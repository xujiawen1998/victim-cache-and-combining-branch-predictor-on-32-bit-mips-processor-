==> flow/design.v <==
import mips_core_pkg::*;
interface axi_write_address ();
	logic AWVALID, AWREADY;
	logic [3:0] AWID;
	logic [3:0] AWLEN;
	logic [26 - 1 : 0] AWADDR;
	modport master (input AWREADY, output AWVALID, AWID, AWLEN, AWADDR);
	modport slave (output AWREADY, input AWVALID, AWID, AWLEN, AWADDR);
endinterface
interface axi_write_data ();
	logic WVALID, WREADY, WLAST;
	logic [3:0] WID;
	logic [32 - 1 : 0] WDATA;
	modport master (input WREADY, output WVALID, WLAST, WID, WDATA);
	modport slave (output WREADY, input WVALID, WLAST, WID, WDATA);
endinterface
interface axi_write_response ();
	logic BVALID, BREADY;
	logic [3:0] BID;
	modport master (input BVALID, BID, output BREADY);
	modport slave (output BVALID, BID, input BREADY);
endinterface
interface axi_read_address ();
	logic ARVALID, ARREADY;
	logic [3:0] ARID;
	logic [3:0] ARLEN;
	logic [26 - 1 : 0] ARADDR;
	modport master (input ARREADY, output ARVALID, ARID, ARLEN, ARADDR);
	modport slave (output ARREADY, input ARVALID, ARID, ARLEN, ARADDR);
endinterface
interface axi_read_data ();
	logic RVALID, RREADY, RLAST;
	logic [3:0] RID;
	logic [32 - 1 : 0] RDATA;
	modport master (output RREADY, input RVALID, RLAST, RID, RDATA);
	modport slave (input RREADY, output RVALID, RLAST, RID, RDATA);
endinterface
package mips_core_pkg;
typedef enum logic [4:0] {
	zero = 5'd0,
	at = 5'd1,
	v0 = 5'd2,
	v1 = 5'd3,
	a0 = 5'd4,
	a1 = 5'd5,
	a2 = 5'd6,
	a3 = 5'd7,
	t0 = 5'd8,
	t1 = 5'd9,
	t2 = 5'd10,
	t3 = 5'd11,
	t4 = 5'd12,
	t5 = 5'd13,
	t6 = 5'd14,
	t7 = 5'd15,
	s0 = 5'd16,
	s1 = 5'd17,
	s2 = 5'd18,
	s3 = 5'd19,
	s4 = 5'd20,
	s5 = 5'd21,
	s6 = 5'd22,
	s7 = 5'd23,
	t8 = 5'd24,
	t9 = 5'd25,
	k0 = 5'd26,
	k1 = 5'd27,
	gp = 5'd28,
	sp = 5'd29,
	s8 = 5'd30,
	ra = 5'd31
} MipsReg;
typedef enum logic [4:0] {
	ALUCTL_NOP,			 
	ALUCTL_ADD,			 
	ALUCTL_ADDU,		 
	ALUCTL_SUB,			 
	ALUCTL_SUBU,		 
	ALUCTL_AND,			 
	ALUCTL_OR,			 
	ALUCTL_XOR,			 
	ALUCTL_SLT,			 
	ALUCTL_SLTU,		 
	ALUCTL_SLL,			 
	ALUCTL_SRL,			 
	ALUCTL_SRA,			 
	ALUCTL_SLLV,		 
	ALUCTL_SRLV,		 
	ALUCTL_SRAV,		 
	ALUCTL_NOR,			 
	ALUCTL_MTC0_PASS,	 
	ALUCTL_MTC0_FAIL,	 
	ALUCTL_MTC0_DONE,	 
	ALUCTL_BA,			 
	ALUCTL_BEQ,
	ALUCTL_BNE,
	ALUCTL_BLEZ,
	ALUCTL_BGTZ,
	ALUCTL_BGEZ,
	ALUCTL_BLTZ
} AluCtl;
typedef enum logic {
	WRITE,
	READ
} MemAccessType;
typedef enum logic {
	NOT_TAKEN,
	TAKEN
} BranchOutcome;
endpackage
module branch_predictor_bimodal (
	input clk,     
	input rst_n,   
	input logic i_req_valid,
	input logic [26 - 1 : 0] i_req_pc,
	input logic [26 - 1 : 0] i_req_target,
	output mips_core_pkg::BranchOutcome o_req_prediction,
	input logic i_fb_valid,
	input logic [26 - 1 : 0] i_fb_pc,
	input mips_core_pkg::BranchOutcome i_fb_prediction,
	input mips_core_pkg::BranchOutcome i_fb_outcome
);
	logic [1:0] counter[512];
	logic [8:0] index;
	assign index = i_req_pc[8:0];
	task incr;
		begin
			if (counter[index] != 2'b11)
				counter[index] <= counter[index] + 2'b01;
		end
	endtask
	task decr;
		begin
			if (counter[index] != 2'b00)
				counter[index] <= counter[index] - 2'b01;
		end
	endtask
	always_ff @(posedge clk)
	begin
		if(~rst_n)
		begin
			for (int i = 0; i < 512; i++) begin
				counter[i] = 2'b10;	 
			end
		end
		else
		begin
			if (i_fb_valid)
			begin
				case (i_fb_outcome)
					NOT_TAKEN: decr();
					TAKEN:     incr();
				endcase
			end
		end
	end
	always_comb
	begin
		o_req_prediction = counter[index][1] ? TAKEN : NOT_TAKEN;
	end
endmodule
======== Tool chain data of branch_predictor_bimodal ========
The steps from the RTL of branch_predictor_bimodal to its reports follow in flow order.
Line numbers count from 1 in the design file above.
Cell names lack the library's common part.
The mark -- stands for no value.
design
  top ..................................... branch_predictor_bimodal
  clock ................................... clk
  cell library ............................ sky130hd
  library corner .......................... tt_025C_1v80

======== Word-level counts ========
Source: Yosys, flattened and elaborated. Widths are those after wreduce. Registers that Yosys merges into a memory's read port (data or address) are not register bits. Print and check cells do not count. Equal cells are merged and count once.
cells by class
  mux-type cells .......................... 2576
  add/subtract/negate cells ............... 2
  reduce/logical cells .................... 514
  bitwise operators ....................... 1
  eq/ne operators ......................... 1538
operators with widths
  operator                                                             count
  2-bit two-way mux                                                    2062
  5-bit AND reduction                                                  512
  9-bit == test (second input constant)                                256
  2-bit parallel mux with 2-bit select                                 512
  9-bit by 8-bit == test with 1-bit output (second input constant)     128
  2-bit by 1-bit != test with 1-bit output (second input constant)     514
  2-bit != test (second input constant)                                513
  2-bit parallel mux with 512-bit select                               1
  9-bit by 7-bit == test with 1-bit output (second input constant)     64
  9-bit by 6-bit == test with 1-bit output (second input constant)     32
  9-bit by 5-bit == test with 1-bit output (second input constant)     16
  9-bit by 4-bit == test with 1-bit output (second input constant)     8
  9-bit by 3-bit == test with 1-bit output (second input constant)     4
  9-bit by 2-bit == test with 1-bit output (second input constant)     2
  9-bit by 1-bit == test with 1-bit output (second input constant)     1
  9-bit zero test                                                      1
  2-bit by 1-bit adder with 2-bit output (second input constant)       1
  2-bit by 1-bit subtractor with 2-bit output (second input constant)  1
  2-bit nonzero test                                                   1
  1-bit inverter                                                       1
  1-bit two-way mux                                                    1
bit counts
  flip-flop bits (word level) ............. 1024
  input port bits ......................... 84

======== Depth ========
Depth = most cells in a row (Yosys ltp): at word level without a register or memory, in the mapped netlist without a sequential cell, where the memories' decode and read muxes count.
logic depth
  depth after elaboration ................. 14
  ABC_AREA ................................ 0
  gate-level depth with buffers ........... 21
  mapped depth without buffers ............ 12

======== After synthesis ========
Source: synth_stat.txt of the flow (Yosys; design flattened, memories mapped). It holds for the ABC_AREA given above (unset counts as 0); a run with the other value may have another netlist.
cell types
  cell type  count  area in all (um^2)
  dfxtp_1    1024   2.05E+04
  o32ai_1    555    4.86E+03
  o31ai_2    371    4.64E+03
  a2bb2oi_2  227    3.41E+03
  and3_1     526    3.29E+03
  a2bb2oi_1  282    2.47E+03
  clkbuf_1   561    2105.77
  inv_1      523    1.96E+03
  nand4_1    202    1.26E+03
  o31ai_1    155    1.16E+03
  nand3_1    201    1.01E+03
  a22oi_1    126    945.907
  buf_6      81     912.125
  nand2_1    194    728.198
  buf_2      135    675.648
  o22ai_1    102    638.112
  a32oi_1    48     420.403
  nor4_1     65     406.64
Other cell types: 76; their cells: 999.
synthesis totals
  mapped cells ............................ 6377
  synthesis area .......................... 58328.4 um^2
  sequential area ......................... 20499.7 um^2
  buffer cells ............................ 886
  flip-flops .............................. 1024

======== Worst setup path after synthesis ========
Path of least setup slack by OpenSTA after synthesis, without wires, with an ideal clock, recovery checks aside; 20% of the period is set as input and as output delay. Where synthesis merged equal registers, the netlist keeps one of their names.
timing path post-synthesis
  path type ............................... input-to-reg
  start point ............................. in i_req_pc[8]
  end point ............................... reg counter[210][1]
  path slack .............................. -0.090 ns
  library setup time ...................... 0.133 ns
  launch time at the first pin ............ 0.876 ns
  delay of the path ....................... 3.594 ns
  path buffers ............................ 6
  input delay ............................. 0.876 ns
  data arrival time ....................... 4.337 ns
  clock period ............................ 4.38 ns
  stages .................................. 18
  synthesis period reached ................ 4.47 ns
"delay of the path" = arrival - input delay + setup time.
"stages": output pins that drive a net of the path, with the launching flip-flop's if there is one; two outputs of one cell count as two.
"synthesis period reached" = period - worst setup slack (recovery checks aside). The figure is calculated, with input and output delays left at 20% of the set period.
Between the ends stands the longest chain of elaborated cells between them, by number of cells; it is not shown to be the way that was timed. Of several equally long chains one is given.
Each line given opens the expression or statement behind the cell; cells for indexed reads and writes are added by Yosys, which also makes memories of some case tables.
between the ends, post-synthesis
  path through ............................ buf_2 > buf_2 > nand3b_2 > nor2_2 > buf_2 > a2111oi_4 > nand4_1 > or4b_1 > nor4b_2 > and3_1 > nand2_2 > or4_1 > o211ai_2 > buf_6 > buf_6 > buf_6 > o31ai_1 > a2bb2oi_1
  cells in the longest elaborated chain ... 14
  elaborated cells between the ends (all ways) .. 541
  classes of those cells .................. 2 x add/sub; 516 x eq/ne; 20 x mux; 3 x reduce/logical
ends and longest elaborated chain, post-synthesis
  what                                    line  source
  from (decl)                             115   input logic [26 - 1 : 0] i_req_pc,
  9-bit == test                           128   if (counter[index] != 2'b11)
  2-bit parallel mux with 512-bit select  128
  2-bit two-way mux                       150   case (i_fb_outcome)
  2-bit two-way mux                       148   if (i_fb_valid)
  2-bit two-way mux                       140   if(~rst_n)
  2-bit != test                           128
  2-bit two-way mux                       128
  2-bit two-way mux                       150
  2-bit two-way mux                       148
  2-bit two-way mux                       140
  2-bit by 1-bit adder with 2-bit output  129   counter[index] <= counter[index] + 2'b01;
  2-bit two-way mux                       129
  2-bit two-way mux                       128
  2-bit parallel mux with 2-bit select    150
  to (assign)                             143   counter[i] = 2'b10;
  to (decl)                               123   logic [1:0] counter[512];

======== Timing after layout ========
From the final timing report of entry B: the path of least setup slack in the routed layout; clock arrival at registers is part of the times.
timing path post-layout
  path type ............................... input-to-output
  start point ............................. in i_req_pc[5]
  end point ............................... out o_req_prediction
  stages .................................. 18
  path buffers ............................ 9
  data arrival time ....................... 5.05 ns
  launch time at the first pin ............ 1.00 ns
  clock period ............................ 5.01 ns
  output delay ............................ 1.00 ns
  input delay ............................. 1.00 ns
  path slack .............................. -1.04 ns
Between the ends stands the longest chain of elaborated cells between them, by number of cells; it is not shown to be the way that was timed. Of several equally long chains one is given.
between the ends, post-layout
  path through ............................ buf_6 > buf_12 > nor2_4 > buf_4 > buf_4 > nand2_1 > buf_6 > nor2_1 > a2111oi_4 > buf_12 > nand4_1 > nor4_4 > buf_4 > nand4_1 > buf_12 > a41oi_4 > inv_2 > buf_6
  cells in the longest elaborated chain ... 3
  elaborated cells between the ends (all ways) .. 514
  classes of those cells .................. 511 x eq/ne; 2 x mux; 1 x reduce/logical
ends and longest elaborated chain, post-layout
  what                                    line  source
  from (decl)                             115   input logic [26 - 1 : 0] i_req_pc,
  9-bit == test                           159   o_req_prediction = counter[index][1] ? TAKEN : NOT_TAKEN;
  2-bit parallel mux with 512-bit select  159
  1-bit two-way mux                       159
  to (decl)                               117   output mips_core_pkg::BranchOutcome o_req_prediction,

--- measured runs ---
Top module branch_predictor_bimodal; platform sky130hd; tools Yosys and OpenROAD; 2 stored runs in no particular order. Input and output delays are each 20% of the period that was set; the output load is 0.01 pF.
"clock period reached" is the run's clock period less its worst setup slack. It is reckoned from that one timing run; input and output delays stay at 20% of the period that was set.
"critical setup path time": the worst setup path's part of the clock period (all of it between registers, 20% less for each end at a port) less its slack. A launch clock that arrives late makes it longer, a capture clock that arrives late makes it shorter.

======== entry A ========
==> flow/run.sh <==
#!/bin/bash
# the make line also repeats the synthesis and layout settings of config.mk as NAME=value (left out here)
make -C /OpenROAD-flow-scripts/flow DESIGN_CONFIG=/design/flow/config.mk WORK_HOME=/design/flow/orfs CLKGATE_MAP_FILE= finish
==> flow/config.mk <==
export PLATFORM = sky130hd
export DESIGN_NAME = branch_predictor_bimodal
export DESIGN_NICKNAME = branch_predictor_bimodal
export VERILOG_FILES = /design/flow/design.v
export SDC_FILE = /design/flow/constraint.sdc
export NUM_CORES = 4
export LEC_CHECK = 0
export ABC_AREA = 1
export CAP_MARGIN = 40
export CELL_PAD_IN_SITES_DETAIL_PLACEMENT = 0
export CELL_PAD_IN_SITES_GLOBAL_PLACEMENT = 2
export CORE_ASPECT_RATIO = 0.71
export CORE_MARGIN = 2
export CORE_UTILIZATION = 57
export CTS_CLUSTER_SIZE = 89
export HOLD_SLACK_MARGIN = 0.2
export MAX_ROUTING_LAYER = met4
export PLACE_DENSITY = 0.61
export SETUP_SLACK_MARGIN = 2.36
export SLEW_MARGIN = 20
==> flow/constraint.sdc <==
create_clock -name core_clock -period 9.0 [get_ports {clk}]
set_input_delay 1.8000 -clock core_clock [delete_from_list [all_inputs] [get_ports {clk}]]
set_output_delay 1.8000 -clock core_clock [all_outputs]
set_load 0.01 [all_outputs]

-------- entry A --------
  no final report: placement broke off with GPL-0301

======== entry B ========
==> flow/run.sh <==
#!/bin/bash
# the make line also repeats the synthesis and layout settings of config.mk as NAME=value (left out here)
make -C /OpenROAD-flow-scripts/flow DESIGN_CONFIG=/design/flow/config.mk WORK_HOME=/design/flow/orfs CLKGATE_MAP_FILE= finish
==> flow/config.mk <==
export PLATFORM = sky130hd
export DESIGN_NAME = branch_predictor_bimodal
export DESIGN_NICKNAME = branch_predictor_bimodal
export VERILOG_FILES = /design/flow/design.v
export SDC_FILE = /design/flow/constraint.sdc
export NUM_CORES = 4
export LEC_CHECK = 0
export CAP_MARGIN = 20
export CORE_MARGIN = 2
export CORE_UTILIZATION = 16
export SLEW_MARGIN = 20
==> flow/constraint.sdc <==
create_clock -name core_clock -period 5.01 [get_ports {clk}]
set_input_delay 1.0020 -clock core_clock [delete_from_list [all_inputs] [get_ports {clk}]]
set_output_delay 1.0020 -clock core_clock [all_outputs]
set_load 0.01 [all_outputs]

-------- measured, entry B --------
  worst hold slack in the final report .... 0.457 ns
  area of the standard cells in the finished layout .. 89034.1 um^2
  worst slack on setup checks ............. -1.042 ns
  clock period reached .................... 6.052 ns
  critical setup path time ................ 4.05 ns
  critical path kind ...................... input-to-output
  mapped cell area after synthesis ........ 58328.4 um^2
  die area ................................ 369397.0 um^2
  utilization after routing ............... 0.246
  final setup TNS ......................... -642.010 ns
--- end ---
